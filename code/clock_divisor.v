==> flow/design.v <==
`timescale 1ns / 1ps
module clk_generator(clk, rst, clk_1hz, clk_100hz,  clk_200hz, clk_240hz, clk_10hz,clk_4hz);
input clk;
input rst;
output clk_1hz;
output clk_4hz;
output clk_10hz;
output clk_100hz;
output clk_200hz;
output clk_240hz;
reg clk_1hz;
reg clk_4hz;
reg clk_10hz;
reg clk_100hz;
reg clk_200hz;
reg clk_240hz;
reg [26:0] ct_50, ct_50_tmp;
reg [26:0] ct_4, ct_4_tmp;
reg [26:0] ct_10, ct_10_tmp;
reg [26:0] ct_100, ct_100_tmp;
reg [26:0] ct_200, ct_200_tmp;
reg [26:0] ct_240, ct_240_tmp;
reg clk_1hz_tmp;
reg clk_4hz_tmp;
reg clk_10hz_tmp;
reg clk_100hz_tmp;
reg clk_200hz_tmp;
reg clk_240hz_tmp;
always@*
    if(ct_4 == 27'd12500000) begin
        ct_4_tmp = 27'd0;
        clk_4hz_tmp = ~clk_4hz;
    end
    else begin
        ct_4_tmp = ct_4 +1'b1;
        clk_4hz_tmp = clk_4hz;
    end
always@*
    if(ct_50 == 27'd4999_9999) begin
        ct_50_tmp = 27'd0;
        clk_1hz_tmp = ~clk_1hz;
    end
    else begin
        ct_50_tmp = ct_50 +1'b1;
        clk_1hz_tmp = clk_1hz;
    end
always@*
    if(ct_10 == 27'd2499_9999) begin
        ct_10_tmp = 27'd0;
        clk_10hz_tmp = ~clk_10hz;
    end
    else begin
        ct_10_tmp = ct_10 +1'b1;
        clk_10hz_tmp = clk_10hz;
    end
always@*
        if(ct_100 == 27'd500_000) begin
            ct_100_tmp = 27'd0;
            clk_100hz_tmp = ~clk_100hz;
        end
        else begin
            ct_100_tmp = ct_100 +1'b1;
            clk_100hz_tmp = clk_100hz;
        end
always@*
        if(ct_200 == 27'd250_000) begin
            ct_200_tmp = 27'd0;
            clk_200hz_tmp = ~clk_200hz;
        end
        else begin
            ct_200_tmp = ct_200 +1'b1;
            clk_200hz_tmp = clk_200hz;
        end
always@*
        if(ct_240 == 27'd208334) begin
            ct_240_tmp = 27'd0;
            clk_240hz_tmp = ~clk_240hz;
        end
        else begin
            ct_240_tmp = ct_240 +1'b1;
            clk_240hz_tmp = clk_240hz;
        end
always@(posedge clk or posedge rst)
    if(rst) begin
        ct_50 <= 27'b0;
        clk_1hz <= 1'b0;
    end
    else begin
        ct_50 <= ct_50_tmp;
        clk_1hz <= clk_1hz_tmp;
    end
always@(posedge clk or posedge rst)
    if(rst) begin
        ct_4 <= 27'b0;
        clk_4hz <= 1'b0;
    end
    else begin
        ct_4 <= ct_4_tmp;
        clk_4hz <= clk_4hz_tmp;
    end
always@(posedge clk or posedge rst)
    if(rst) begin
        ct_10 <= 27'b0;
        clk_10hz <= 1'b0;
    end
    else begin
        ct_10 <= ct_10_tmp;
        clk_10hz <= clk_10hz_tmp;
    end
always@(posedge clk or posedge rst)
    if(rst) begin
        ct_100 <= 27'b0;
        clk_100hz <= 1'b0;
    end
    else begin
        ct_100 <= ct_100_tmp;
        clk_100hz <= clk_100hz_tmp;
    end   
always@(posedge clk or posedge rst)
    if(rst) begin
        ct_200 <= 27'b0;
        clk_200hz <= 1'b0;
    end
    else begin
        ct_200 <= ct_200_tmp;
        clk_200hz <= clk_200hz_tmp;
    end   
always@(posedge clk or posedge rst)
    if(rst) begin
        ct_240 <= 27'b0;
        clk_240hz <= 1'b0;
    end
    else begin
        ct_240 <= ct_240_tmp;
        clk_240hz <= clk_240hz_tmp;
    end
endmodule
Step by step through the tools: clk_generator
What the tools print for clk_generator, step after step.
Line numbers count from 1 in the design file above.
Library cell names are shortened.
{"block": "setup", "design": "clk_generator", "clock_port": "clk", "library": "sky130hd", "pvt_corner": "tt_025C_1v80"}

Elaborated design
Yosys after proc, flatten, opt, wreduce and memory -nomap, before mapping. Enables and synchronous resets that opt folds into registers are not counted as muxes. Memory bits, and registers merged into a memory's read port (data or address), are not among the register bits. Print and check cells are not counted. Equal cells are merged and count once.
{"block": "bits", "regBits": 168, "in_bits": 2, "out_inout_bits": 6, "word_cells": 36}
{"block": "op_classes", "addsub": 6, "eq_ne": 6, "n_mux": 6, "bitwise": 6}
{"block": "op_table", "cell": "27-bit by 1-bit adder with 27-bit output (second input constant)", "count": 6}
{"block": "op_table", "cell": "27-bit 2-to-1 mux", "count": 6}
{"block": "op_table", "cell": "27-bit by 18-bit equality test with 1-bit output (second input constant)", "count": 2}
{"block": "op_table", "cell": "27-bit by 19-bit equality test with 1-bit output (second input constant)", "count": 1}
{"block": "op_table", "cell": "27-bit by 24-bit equality test with 1-bit output (second input constant)", "count": 1}
{"block": "op_table", "cell": "27-bit by 25-bit equality test with 1-bit output (second input constant)", "count": 1}
{"block": "op_table", "cell": "27-bit by 26-bit equality test with 1-bit output (second input constant)", "count": 1}
{"block": "op_table", "cell": "1-bit inverter", "count": 6}

Depth
Yosys ltp: most cells in a row. Word level: on the elaborated netlist, between registers, memories and ports. Mapped: between sequential cells and ports; inverters and the memories' decode and read muxes count.
{"block": "logic_depth", "word_depth": 2, "ABC_AREA": 0, "depth_mapped": 8}

Mapped cells and area
Yosys stat after the flow's synthesis: flattened, memories mapped to cells. It holds for the ABC_AREA given above (unset counts as 0); a run with the other value may have another netlist.
Totals and module areas in this step are rounded.
{"block": "synth_totals", "stdcells": 764, "mapped_area_um2": 8000, "ff_cells": 168, "buffers": 15}
{"block": "by_type", "cell": "dfrtp_1", "count": 168, "area_total_um2": 4.2E+03}
{"block": "by_type", "cell": "xnor2_1", "count": 74, "area_total_um2": 648.122}
{"block": "by_type", "cell": "xor2_1", "count": 66, "area_total_um2": 578.054}
{"block": "by_type", "cell": "nand3_1", "count": 70, "area_total_um2": 350.336}
{"block": "by_type", "cell": "nor2_1", "count": 91, "area_total_um2": 341.578}
{"block": "by_type", "cell": "nand4_1", "count": 47, "area_total_um2": 294.032}
{"block": "by_type", "cell": "nand2_1", "count": 49, "area_total_um2": 183.926}
{"block": "by_type", "cell": "nor3_1", "count": 27, "area_total_um2": 135.13}
{"block": "by_type", "cell": "and3_1", "count": 21, "area_total_um2": 131.376}
{"block": "by_type", "cell": "ha_1", "count": 10, "area_total_um2": 125.12}
{"block": "by_type", "cell": "nor4_2", "count": 7, "area_total_um2": 87.584}
{"block": "by_type", "cell": "inv_1", "count": 22, "area_total_um2": 82.579}
{"block": "by_type", "cell": "nor4_1", "count": 13, "area_total_um2": 81.328}
{"block": "by_type", "cell": "nor4b_1", "count": 9, "area_total_um2": 78.826}
{"block": "by_type", "cell": "nor2_2", "count": 10, "area_total_um2": 62.56}
{"block": "by_type", "cell": "and4_1", "count": 7, "area_total_um2": 61.309}
{"block": "by_type", "cell": "clkbuf_1", "count": 14, "area_total_um2": 52.55}
{"block": "by_type", "cell": "and2_1", "count": 7, "area_total_um2": 43.792}
Not listed: further types 25, cells in them 52.

Path before layout
OpenSTA on the mapped netlist: ideal clock, no wires. The path of least setup slack (recovery checks aside). Input and output delay are each 20% of the period. Register names are those of the netlist, which keeps one name where synthesis merged equal registers.
{"block": "synth_path", "path_kind": "register -> register", "startpoint": "register ct_10[9]", "endpoint": "register ct_10[13]", "period_ps": 3150, "arrival_time_ps": 1882, "t_required_ps": 3031, "setup_slack_ps": 1149, "path_delay_ps": 2001, "stages": 6, "n_path_buf": 1, "period_less_setup_slack_ps": 2001}
"path_delay_ps" is the arrival time less input delay plus setup time.
"stages" counts driving pins, that of a launching flip-flop among them; a cell with two outputs on the path counts twice.
"period_less_setup_slack_ps" = period - worst setup slack (recovery checks aside). The figure is calculated, with input and output delays left at 20% of the set period.
Between the ends stands the longest chain of elaborated cells between them, by number of cells; it is not shown to be the way that was timed. Of several equally long chains one is given.
A line is the first line of the expression or statement that the cell stems from. Yosys adds cells for indexed reads and writes and turns some case tables into memories.
{"block": "synth_between", "cell_sequence": "dfrtp_1 -> or4_1 -> or3_4 -> nor4_4 -> buf_6 -> nor2_2", "elab_chain_len": 2, "cells_between": 3, "lines_between": 2}
{"block": "synth_rtl", "element": "start, declared", "line": 19, "text": "reg [26:0] ct_10, ct_10_tmp;"}
{"block": "synth_rtl", "element": "start, assigned", "line": 103, "text": "ct_10 <= 27'b0;"}
{"block": "synth_rtl", "element": "start, assigned", "line": 107, "text": "ct_10 <= ct_10_tmp;"}
{"block": "synth_rtl", "element": "27-bit by 1-bit adder with 27-bit output", "line": 53, "text": "ct_10_tmp = ct_10 +1'b1;"}
{"block": "synth_rtl", "element": "27-bit 2-to-1 mux", "line": 48, "text": "if(ct_10 == 27'd2499_9999) begin"}
{"block": "synth_rtl", "element": "end, assigned", "line": 103}
{"block": "synth_rtl", "element": "end, assigned", "line": 107}
{"block": "synth_rtl", "element": "end, declared", "line": 19}

Path in the finished layout
Path of least setup slack in the final report of run 1 (OpenROAD, finished layout, wires in). Where an end is a register, its clock arrival counts in the times.
The report prints the path's times to 10 ps; the period is as set.
{"block": "layout_path", "path_kind": "register -> register", "startpoint": "register ct_10[9]", "endpoint": "register ct_10[13]", "period_ps": 2200, "arrival_time_ps": 2300, "t_required_ps": 2530, "setup_slack_ps": 230, "stages": 7, "n_path_buf": 2}
Between the ends stands the longest chain of elaborated cells between them, by number of cells; it is not shown to be the way that was timed. Of several equally long chains one is given.
{"block": "layout_between", "cell_sequence": "dfrtp_1 -> or4_1 -> or3_4 -> nor4_4 -> buf_4 -> buf_8 -> nor2_2", "elab_chain_len": 2, "cells_between": 3, "lines_between": 2}
{"block": "layout_rtl", "element": "start, declared", "line": 19, "text": "reg [26:0] ct_10, ct_10_tmp;"}
{"block": "layout_rtl", "element": "start, assigned", "line": 103, "text": "ct_10 <= 27'b0;"}
{"block": "layout_rtl", "element": "start, assigned", "line": 107, "text": "ct_10 <= ct_10_tmp;"}
{"block": "layout_rtl", "element": "27-bit by 1-bit adder with 27-bit output", "line": 53, "text": "ct_10_tmp = ct_10 +1'b1;"}
{"block": "layout_rtl", "element": "27-bit 2-to-1 mux", "line": 48, "text": "if(ct_10 == 27'd2499_9999) begin"}
{"block": "layout_rtl", "element": "end, assigned", "line": 103}
{"block": "layout_rtl", "element": "end, assigned", "line": 107}
{"block": "layout_rtl", "element": "end, declared", "line": 19}

Ticket comment

Top module clk_generator; platform sky130hd; tools Yosys and OpenROAD; 2 stored runs in no particular order. Input and output delays are each 20% of the period that was set; the output load is 0.01 pF.
"achieved_clock_period_ps" = clock period - worst setup slack. The figure is calculated, with input and output delays left at 20% of the set period.
"worst_path_ps" is the time allowed to the run's worst setup path (the clock period less input and output delay, where it has them) less its slack. Clock arrival times count: a late capture clock shortens it, a late launch clock lengthens it.
By "power_uw" is meant OpenSTA's value without simulated activity: inputs other than the clock are taken to toggle once in ten clock periods, and the tool carries that through the logic.
"worst_path_ps" is given in steps of 10 ps.
Values from the reports are rounded here.

{"run": "run 1", "settings": { "period_ns": 2.2, "CORE_UTILIZATION": 17, "SETUP_SLACK_MARGIN": 0.25, "PLACE_DENSITY": 0.39, "GPL_TIMING_DRIVEN": 0, "CTS_CLUSTER_SIZE": 74, "MIN_ROUTING_LAYER": "met2", "CAP_MARGIN": 20, "CORE_MARGIN": 2, "SLEW_MARGIN": 20 }, "results": { "total_die_area_um2": 49000, "final_util_pct": 22, "setup_worst_slack_ps": 230, "power_uw": 6400, "finalCellArea_um2": 10000, "synthesis_area_um2": 8000, "final_setup_tns_ps": 0, "worst_path_ps": 1970, "timing.worst_path_kind": "register -> register", "achieved_clock_period_ps": 1972 }}
{"run": "run 2", "settings": { "period_ns": 2.38, "CORE_UTILIZATION": 21, "CAP_MARGIN": 20, "CORE_MARGIN": 2, "SLEW_MARGIN": 20 }, "results": { "achieved_clock_period_ps": 2016, "setup_worst_slack_ps": 360, "worst_path_ps": 2020, "timing.worst_path_kind": "register -> register", "power_uw": 5800, "final_setup_tns_ps": 0, "final_util_pct": 25, "total_die_area_um2": 39000, "finalCellArea_um2": 9400, "synthesis_area_um2": 8000 }}
